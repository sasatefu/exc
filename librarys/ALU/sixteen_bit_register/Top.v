==> flow/design.v <==
module Top (
    input  wire        Clk,
    input  wire        Clr,
    input  wire        RwIn,
    input  wire        EaIn,
    input  wire [15:0] DIn,
    output wire [15:0] Q,
    output wire [15:0] Qa,
    output wire [3:0]  LedCtrl,
    output wire [15:0] LedD
);
    wire [15:0] D;
    wire        Rw;
    wire        Ea;
	 wire [15:0] q_raw, qa_raw;
    assign D  = ~DIn;
    assign Rw = ~RwIn;
    assign Ea = ~EaIn;
    regSixteen uut (
        .CLK(Clk),
        .CLR(Clr),
        .R_W(Rw),
        .Ea(Ea),
        .D(D),
        .Q(q_raw),
        .Qa(qa_raw)
    );
	 assign Q  = ~q_raw;
	 assign Qa = ~qa_raw;
    assign LedCtrl[0] = Clk;
    assign LedCtrl[1] = Clr;
    assign LedCtrl[2] = Rw;
    assign LedCtrl[3] = Ea;
    assign LedD = D;
endmodule
module regSixteen (
    input  wire        CLK,
    input  wire        CLR,
    input  wire        R_W,
    input  wire        Ea,
    input  wire [15:0] D,
    output wire [15:0] Q,
    output wire [15:0] Qa
);
    reg [15:0] q;
    always @(posedge CLK or negedge CLR) begin
        if (!CLR)        q <= 16'b0;
        else q <= ( {16{~R_W}} & D ) | ( {16{R_W}} & q );
    end
    assign Q  = q;
    assign Qa = {16{Ea}} & q;
endmodule
# == Step by step through the tools: Top ==
# Tool output for the design above, in the order of the flow.
# Line numbers count from 1 in the design file above.
# Operators carry their Yosys type and port widths (W data, S select, Z words).
# Cell names lack the library's common part.
# The mark -- stands for no value.
# design
design,Top
clock,Clk
library,sky130hd
lib_corner,tt_025C_1v80

# == Word level ==
# Yosys after proc, flatten, opt, wreduce and memory -nomap, before mapping. Enables and synchronous resets that opt folds into registers are not counted as muxes. Memory bits, and registers merged into a memory's read port (data or address), are not among the register bits. Print and check cells are not counted. Equal cells are merged and count once.
# word_totals
regBits,16
input_bits,20
output_inout_bits,52
wordCells,10
# classes
n_logic,9
# op_table
operator,count
$and A16 B16 Y16,3
$not A16 Y16,3
$or A16 B16 Y16,1
$not A1 Y1,2

# == Longest topological paths ==
# Longest topological path by Yosys (ltp), each cell counted once; first at word level (registers and memories cut), then after technology mapping (sequential cells cut; the memories' decode and read muxes count).
# logic_depth
ltp_word,3
abc_area,0
ltp_mapped,3

# == Mapped cells and area ==
# Yosys stat after the flow's synthesis: flattened, memories mapped to cells. It holds for the ABC_AREA given above (unset counts as 0); a run with the other value may have another netlist.
# The area totals of this step are shown rounded.
# types
cell,count
dfrtp_1,16
mux2i_1,13
inv_1,32
nand2_1,16
buf_4,4
a21oi_1,3
buf_6,1
nor2_1,3
buf_2,1
clkinv_1,1
inv_2,1
# synth_totals
stdcells,91
mapped_area_um2,790
seq_area_um2,400
ff_cells,16
buffers,6
# The figures by module come from a second, unflattened synthesis with its own total; it is not the netlist above.
# unflattened
cells_unflattened,105
area_unflattened_um2,970
# Rows give one instance, submodules left out.
# by_module
module,n_inst,n_cells,mod_area_um2,mod_seq_area_um2
regSixteen,1,51,750,400
Top,1,54,220,0.0

# 2 stored runs of Top in the flow (synthesis by Yosys, layout by OpenROAD, sky130hd cells), in arbitrary order. Constraints: input delay and output delay 20% of the set period each, output load 0.01 pF.
# A setting shown as - is not set for that run.
setting or result,run 1,run 2
period_ns,0.899,0.745
CORE_UTILIZATION,58,30
CAP_MARGIN,20,20
CORE_MARGIN,2,2
SLEW_MARGIN,20,20
SETUP_SLACK_MARGIN,-,0.18
CELL_PAD_IN_SITES_GLOBAL_PLACEMENT,-,2
CELL_PAD_IN_SITES_DETAIL_PLACEMENT,-,2
ABC_AREA,-,0
GPL_ROUTABILITY_DRIVEN,-,0
CTS_CLUSTER_SIZE,-,31
MAX_ROUTING_LAYER,-,met4
# Run 1: not finished: placement ended with error GPL-0301
# Run 2: not finished: placement ended with error DPL-0033
